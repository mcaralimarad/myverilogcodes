==> flow/design.v <==
 module mult2C (CLK, St, Mplier, Mcand, Product, Done);
   input CLK;
   input St;
   input[3:0] Mplier;
   input[3:0] Mcand;
   output[6:0] Product;
   output Done;
   reg[2:0] State;
   reg[3:0] A;
   reg[3:0] B;
   reg[3:0] addout;
   wire M;
   initial
   begin
      State = 0;
   end
    assign M=B[0];
   always @(posedge CLK)
   begin
$monitor("CLK:%b,Mplier:%b,Mcand:%b,State:%b,addout:%b,St:%b,M:%b,Product:%b,Done:%b",
         CLK,Mplier,Mcand,State,addout,St,M,Product,Done);      
		case (State)
            0 :
                     begin
                        if (St == 1'b1)
                        begin
                           A <= 4'b0000 ;
                           B <= Mplier ;
									                           State <= 1 ;
                        end
      else
         State <= 0;
                     end
            1, 2, 3 :
                     begin
                        if (M == 1'b1)
                        begin
                           addout = A + Mcand;
                           A <= {Mcand[3], addout[3:1]} ;
                           B <= {addout[0], B[3:1]} ;
                        end
                        else
                        begin
                           A <= {A[3], A[3:1]} ;
                           B <= {A[0], B[3:1]} ;
                        end
                        State <= State + 1 ;
                     end
            4 :
                     begin
                        if (M == 1'b1)
                        begin
                           addout = A + ~Mcand + 1;
                           A <= {~Mcand[3], addout[3:1]} ;
                           B <= {addout[0], B[3:1]} ;
                        end
                        else
                        begin
                           A <= {A[3], A[3:1]} ;
                           B <= {A[0], B[3:1]} ;
                        end
                        State <= 5 ;
                     end
            5 :
                     begin
                       State <= 0 ;
                     end
      default :
                     begin
                        State <= 0 ;
                     end
         endcase
         end
   assign Done = (State == 5) ? 1'b1 : 1'b0 ;
   assign Product = {A[2:0], B} ;
endmodule
# == Tool chain data of mult2C ==
# What the tools print for mult2C, step after step.
# Line numbers count from 1 in the design file above.
# Operators: Yosys type, input widths -> output width; for muxes data width and select width s.
# Library cell names are shortened.
# The mark n/a stands for no value.
# setup
top_module,mult2C
clk_port,CLK
library,sky130hd
corner,tt_025C_1v80

# == Elaborated design ==
# Counts by Yosys on the flattened word-level netlist (proc, flatten, opt, wreduce; memories kept). Register bits leave out memories and registers merged into their read ports (data or address). Print and check cells are left out. Cells with the same type and inputs are merged into one.
# word_totals
regBits,11
in_bits,10
out_inout_bits,8
elab_cells,34
# classes
addsub,4
equal,8
n_mux,11
bitwise,2
n_reduce_logical,5
# op_table
op,count
$pmux 4 s3,2
$mux 4,6
$pmux 3 s3,1
$add 4x4->4,2
$ne 2x2->1 const B,3
$eq 3x2->1 const B,2
$eq 3x3->1 const B,2
$add 4x1->4 const B,1
$not 4->4,1
$reduce_and 4->1,1
$add 3x1->3 const B,1
$eq 3x1->1 const B,1
$logic_not 3->1,1
$reduce_bool 3->1,1
$reduce_or 3->1,1
$reduce_and 2->1,1
$mux 1,2
$not 1->1,1

# == Longest topological paths ==
# Depth = most cells in a row (Yosys ltp): at word level without a register or memory, in the mapped netlist without a sequential cell, where the memories' decode and read muxes count.
# depth
depth_word,5
abc_area,1
ltp_mapped,11
mapped_depth_nobuf,11

# == Netlist ==
# Yosys stat after the flow's synthesis: flattened, memories mapped to cells. It holds for the ABC_AREA given above (unset counts as 0); a run with the other value may have another netlist.
# mapped
cells,106
synth_area_um2,874.6
seq_area_um2,300.3
flip_flops,11
n_buf,4
# by_type
cell,count,type_area_um2
edfxtp_1,8,240.23
ha_1,11,137.632
nand2_1,29,108.854
dfxtp_1,3,60.058
inv_1,16,60.058
fa_1,2,40.038
nand3_1,7,35.034
buf_4,4,30.029
o21ai_0,5,25.024
nor2_8,1,20.019
o21ai_1,4,20.019
o21ai_2,2,17.517
xnor2_1,2,17.517
a21oi_1,3,15.014
inv_2,3,11.261
nand2_4,1,11.261
nor2_1,3,11.261
a22oi_1,1,7.507
inv_4,1,6.256

# == Timing after synthesis ==
# OpenSTA on the mapped netlist: ideal clock, no wires. The path of least setup slack (recovery checks aside). Input and output delay are each 20% of the period. Register names are those of the netlist, which keeps one name where synthesis merged equal registers.
# synth_timing
kind,input to register
startpoint,input port Mcand[0]
endpoint,register A[1]
clock_period_ps,2510
input_delay_ps,502
setup_ps,258
t_first_pin_ps,502
arrival_time_ps,1394
t_required_ps,2252
slack_ps,858
delay_ps,1150
driving_pins,7
n_path_buf,0
synth_period_reached_ps,1652
# "delay_ps" is the arrival time less input delay plus setup time.
# "driving_pins": output pins that drive a net of the path, with the launching flip-flop's if there is one; two outputs of one cell count as two.
# "synth_period_reached_ps" = period - worst setup slack (recovery checks aside). The figure is calculated, with input and output delays left at 20% of the set period.
# The rows between start and end are the longest chain of elaborated cells between them; the timing report does not say that the signal goes this way. Where chains are equally long, one stands for them.
# A line is the first line of the expression or statement that the cell stems from. Yosys adds cells for indexed reads and writes and turns some case tables into memories.
# A register here has more assigning lines than the two given.
# synth_via
path_cell_list,ha_1 > inv_1 > fa_1 > xnor2_1 > nor2_1 > a21oi_1 > o21ai_1
elab_chain_cells,5
cells_between,7
lines_between,5
classes_between,add/sub: 3; mux: 3; logic: 1
# synth_rtl
element,line_no,rtl
"start, declared",5,input[3:0] Mcand;
$not 4->4,53,addout = A + ~Mcand + 1;
$add 4x4->4,53,
$add 4x1->4,53,
$mux 4,51,if (M == 1'b1)
$pmux 4 s3,22,case (State)
"end, assigned",39,"A <= {Mcand[3], addout[3:1]} ;"
"end, assigned",44,"A <= {A[3], A[3:1]} ;"
"end, declared",9,reg[3:0] A;

# == Timing after layout ==
# Path of least setup slack in the final report of entry A (OpenROAD, finished layout, wires in). Where an end is a register, its clock arrival counts in the times.
# The path's times are printed in steps of 10 ps; the period is the one set.
# layout_timing
kind,register to register
startpoint,register A[0]
endpoint,register A[1]
clock_period_ps,1520
setup_ps,250
t_first_pin_ps,300
arrival_time_ps,1860
t_required_ps,1570
slack_ps,-290
driving_pins,9
n_path_buf,0
# The rows between start and end are the longest chain of elaborated cells between them; the timing report does not say that the signal goes this way. Where chains are equally long, one stands for them.
# A register here has more assigning lines than the two given.
# layout_via
path_cell_list,edfxtp_1 > inv_1 > ha_1 > inv_1 > fa_2 > xnor2_2 > nor2_2 > a21oi_2 > o21ai_1
elab_chain_cells,4
cells_between,6
lines_between,5
classes_between,add/sub: 3; mux: 3
# layout_rtl
element,line_no,rtl
"start, declared",9,reg[3:0] A;
"start, assigned",39,"A <= {Mcand[3], addout[3:1]} ;"
"start, assigned",44,"A <= {A[3], A[3:1]} ;"
$add 4x4->4,53,addout = A + ~Mcand + 1;
$add 4x1->4,53,
$mux 4,51,if (M == 1'b1)
$pmux 4 s3,22,case (State)
"end, assigned",39,
"end, assigned",44,
"end, declared",9,

# Flow measurements of mult2C on sky130hd: 2 stored runs with different settings, listed in no order. Input and output delays are each 20% of the period that was set; the output load is 0.01 pF.
# "timing.worst_path_ps" means the part of the period allowed to the worst setup path (the constraints hold back 20% at inputs and 20% at outputs) less its slack; where the path has registers, the arrival times of their clocks count too.
# "design_power_mw" rests on the timing tool's default activity at the inputs, not on a simulated workload.
# "timing.worst_path_ps" is given in steps of 10 ps.
# A setting shown as - is not set for that run.
setting or result,entry A,entry B
period_ns,1.52,2.41
CORE_UTILIZATION,29,16
PLACE_DENSITY,0.89,-
CELL_PAD_IN_SITES_DETAIL_PLACEMENT,2,-
ABC_AREA,1,0
GPL_TIMING_DRIVEN,0,-
CAP_MARGIN,0,20
MIN_ROUTING_LAYER,met1,-
CORE_MARGIN,2,5
SLEW_MARGIN,20,20
SETUP_SLACK_MARGIN,-,0.05
PLACE_DENSITY_LB_ADDON,-,0.22
GPL_ROUTABILITY_DRIVEN,-,0
CTS_CLUSTER_DIAMETER,-,118
final_die_area_um2,3471.0,7151.2
synth_area_um2,874.6,889.6
design_power_mw,3.826,1.683
setup_ws_ps,-287,255
cell_area_final_um2,1413.9,1168.6
setup_tns_ps,-829,0
timing.worst_path_ps,1810,1670
timing.worst_path_kind,register to register,input to register
finish.utilization_pct,50.4,21.5
