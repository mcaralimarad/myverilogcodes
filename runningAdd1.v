==> flow/design.v <==
module runningAdd1(
input	clock,
input   reset,
input   [15:0] i_data,
input   i_data_valid,
output  reg [255:0] o_data,
output reg o_data_valid
);
always @(posedge clock)
begin
    if(reset)
       o_data <= 0;
    else if(i_data_valid)
       o_data <= o_data + i_data;
end
always @(posedge clock)
    o_data_valid <= i_data_valid;
endmodule
From RTL to reports: runningAdd1
What the tools print for runningAdd1, step after step.
Lines are those of the file above, counted from 1.
Library cell names are shortened.
The mark n/a stands for no value.
- top module: runningAdd1
- clock: clock
- library: sky130hd
- library corner: tt_025C_1v80

Word level
Yosys after proc, flatten, opt, wreduce and memory -nomap, before mapping. Enables and synchronous resets that opt folds into registers are not counted as muxes. Memory bits, and registers merged into a memory's read port (data or address), are not among the register bits. Print and check cells are not counted. Equal cells are merged and count once.
- add/subtract/negate cells: 1
- operators with widths (operator ; count):
    adder 256 x 16 -> 256 bit ; 1
- register bits: 257
- output and inout port bits: 257

Logic depth
Yosys ltp: most cells in a row. Word level: on the elaborated netlist, between registers, memories and ports. Mapped: between sequential cells and ports; inverters and the memories' decode and read muxes count.
- noted word-level depth: 1
- ABC_AREA at 1
- mapped depth at 16
- mapped depth without buffers: 16

After synthesis
The flow's flattened synthesis, as Yosys stat reports it; memories are mapped. The netlist is that of the ABC_AREA named above (0 if unset); the other value can give another one.
- chip area (Yosys): 19198.4 um^2
- sequential part of the area at 5144.9 um^2
- cells in the netlist: 3450
- flip-flop cells at 257
- cells by type (cell ; count):
    dfxtp_1 ; 257
    nand2_1 ; 1018
    nor2_1 ; 861
    inv_1 ; 425
    nand3_1 ; 204
    nand4_1 ; 120
    o21ai_0 ; 88
    nor2_2 ; 59
    a21oi_1 ; 70
    nor3_1 ; 64
    xor2_1 ; 36
    ha_1 ; 16
    nand2_2 ; 32
    nor2_4 ; 15
    o21bai_1 ; 20
    nand3_2 ; 12
    clkbuf_1 ; 29
    nor3_2 ; 8
Not listed: further types 28, cells in them 116.

Worst setup path after synthesis
OpenSTA on the mapped netlist: ideal clock, no wires. The path of least setup slack (recovery checks aside). Input and output delay are each 20% of the period. Register names are those of the netlist, which keeps one name where synthesis merged equal registers.
- kind: in2reg
- start point: input i_data[0]
- end point: register o_data[116]
- noted data arrival time: 2.846 ns
- clock period: 5.89 ns
- noted external input delay: 1.178 ns
- library setup time at 0.128 ns
- delay of the path at 1.796 ns
- noted slack: 2.917 ns
- noted stages on the path: 12
- noted required time: 5.762 ns
- launch time at the first pin at 1.178 ns
- path buffers at 0
- synthesis period reached: 2.973 ns
"delay of the path" = arrival - input delay + setup time.
"stages on the path": output pins that drive a net of the path, with the launching flip-flop's if there is one; two outputs of one cell count as two.
"synthesis period reached" = period - worst setup slack (recovery checks aside). The figure is calculated, with input and output delays left at 20% of the set period.
The rows between start and end are the longest chain of elaborated cells between them; the timing report does not say that the signal goes this way. Where chains are equally long, one stands for them.
A line is the first line of the expression or statement that the cell stems from. Yosys adds cells for indexed reads and writes and turns some case tables into memories.
- path through: ha_1 -> fa_1 -> nand2_1 -> nand2_1 -> and2_1 -> nand4_1 -> nand3_2 -> nand2_2 -> nor2_1 -> or2_2 -> nand2_1 -> nor2_1
- noted cells in the longest elaborated chain: 1
- RTL lines, path after synthesis (item ; line ; text):
    start: declaration ; 4 ; input   [15:0] i_data,
    adder 256 x 16 -> 256 bit ; 14 ; o_data <= o_data + i_data;
    end: assignment ; 12 ; o_data <= 0;
    end: assignment ; 14 ;
    end: declaration ; 6 ; output  reg [255:0] o_data,

Worst path after layout
From the final timing report of run A: the path of least setup slack in the routed layout; clock arrival at registers is part of the times.
- kind: reg2reg
- start point: register o_data[151]
- end point: register o_data[255]
- library setup time at 0.10 ns
- noted slack: 0.53 ns
- path buffers at 0
- noted data arrival time: 3.60 ns
- clock period: 3.63 ns
- launch time at the first pin at 0.62 ns
- noted stages on the path: 12
- noted required time: 4.13 ns
The rows between start and end are the longest chain of elaborated cells between them; the timing report does not say that the signal goes this way. Where chains are equally long, one stands for them.
- path through: dfxtp_1 -> nand2_1 -> nor2_1 -> nand2_1 -> nor2_1 -> nand3_1 -> nor2_1 -> nand3_1 -> nor2_1 -> nand2_1 -> nand2_1 -> nor2_1
- noted cells in the longest elaborated chain: 1
- RTL lines, path post-layout (item ; line ; text):
    start: declaration ; 6 ; output  reg [255:0] o_data,
    start: assignment ; 12 ; o_data <= 0;
    start: assignment ; 14 ; o_data <= o_data + i_data;
    adder 256 x 16 -> 256 bit ; 14 ;
    end: assignment ; 12 ;
    end: assignment ; 14 ;
    end: declaration ; 6 ;

# Flow runs of runningAdd1

Module runningAdd1, platform sky130hd: 2 stored runs of the flow (Yosys, OpenROAD) with differing settings, in no particular order. Input and output delays are each 20% of the period that was set; the output load is 0.01 pF.
By "period reached" is meant the clock period of the run minus its worst setup slack. This is arithmetic on one report: input and output delays are still those of the set period (20% each).
"critical path time" = time allowed to the worst setup path (clock period - input delay - output delay, where it has them) - its slack; a late launch clock adds to it, a late capture clock takes from it.
"power consumption": no workload was simulated; the value follows from the tool's default switching activity.

Run A

==> flow/run.sh <==
#!/bin/bash
# the make line also repeats the synthesis and layout settings of config.mk as NAME=value (left out here)
make -C /OpenROAD-flow-scripts/flow DESIGN_CONFIG=/design/flow/config.mk WORK_HOME=/design/flow/orfs CLKGATE_MAP_FILE= finish
==> flow/config.mk <==
export PLATFORM = sky130hd
export DESIGN_NAME = runningAdd1
export DESIGN_NICKNAME = runningAdd1
export VERILOG_FILES = /design/flow/design.v
export SDC_FILE = /design/flow/constraint.sdc
export NUM_CORES = 4
export LEC_CHECK = 0
export ABC_AREA = 1
export CAP_MARGIN = 0
export CELL_PAD_IN_SITES_GLOBAL_PLACEMENT = 1
export CORE_MARGIN = 2
export CORE_UTILIZATION = 44
export CTS_CLUSTER_SIZE = 12
export GPL_ROUTABILITY_DRIVEN = 0
export HOLD_SLACK_MARGIN = 0.19
export MIN_ROUTING_LAYER = met1
export SLEW_MARGIN = 20
==> flow/constraint.sdc <==
create_clock -name core_clock -period 3.63 [get_ports {clock}]
set_input_delay 0.7260 -clock core_clock [delete_from_list [all_inputs] [get_ports {clock}]]
set_output_delay 0.7260 -clock core_clock [all_outputs]
set_load 0.01 [all_outputs]

Measured in run A:
- chip area in the Yosys report at 19198.4 um^2
- overall die area at 45320.0 um^2
- noted the standard-cell area after layout: 23666.4 um^2
- final design utilization: 54.9 %
- smallest setup slack: 0.532 ns
- post-route setup TNS at 0.000 ns
- worst hold slack at 0.508 ns
- power consumption: 0.006688 W
- noted the period reached: 3.098 ns
- critical path time: 3.10 ns
- critical path kind: reg2reg

Run B

==> flow/run.sh <==
#!/bin/bash
# the make line also repeats the synthesis and layout settings of config.mk as NAME=value (left out here)
make -C /OpenROAD-flow-scripts/flow DESIGN_CONFIG=/design/flow/config.mk WORK_HOME=/design/flow/orfs CLKGATE_MAP_FILE= finish
==> flow/config.mk <==
export PLATFORM = sky130hd
export DESIGN_NAME = runningAdd1
export DESIGN_NICKNAME = runningAdd1
export VERILOG_FILES = /design/flow/design.v
export SDC_FILE = /design/flow/constraint.sdc
export NUM_CORES = 4
export LEC_CHECK = 0
export ABC_AREA = 1
export CAP_MARGIN = 40
export CELL_PAD_IN_SITES_DETAIL_PLACEMENT = 2
export CELL_PAD_IN_SITES_GLOBAL_PLACEMENT = 3
export CORE_ASPECT_RATIO = 0.55
export CORE_MARGIN = 2
export CORE_UTILIZATION = 27
export CTS_CLUSTER_SIZE = 21
export GPL_TIMING_DRIVEN = 0
export PLACE_DENSITY = 0.52
export SETUP_SLACK_MARGIN = -0.59
export SLEW_MARGIN = 35
export TNS_END_PERCENT = 20
==> flow/constraint.sdc <==
create_clock -name core_clock -period 6.66 [get_ports {clock}]
set_input_delay 1.3320 -clock core_clock [delete_from_list [all_inputs] [get_ports {clock}]]
set_output_delay 1.3320 -clock core_clock [all_outputs]
set_load 0.01 [all_outputs]

Measured in run B:
- chip area in the Yosys report at 19198.4 um^2
- overall die area at 73350.0 um^2
- noted the standard-cell area after layout: 24329.6 um^2
- final design utilization: 34.6 %
- smallest setup slack: 1.793 ns
- post-route setup TNS at 0.000 ns
- worst hold slack at 0.539 ns
- power consumption: 0.003852 W
- noted the period reached: 4.867 ns
- critical path time: 3.53 ns
- critical path kind: in2reg
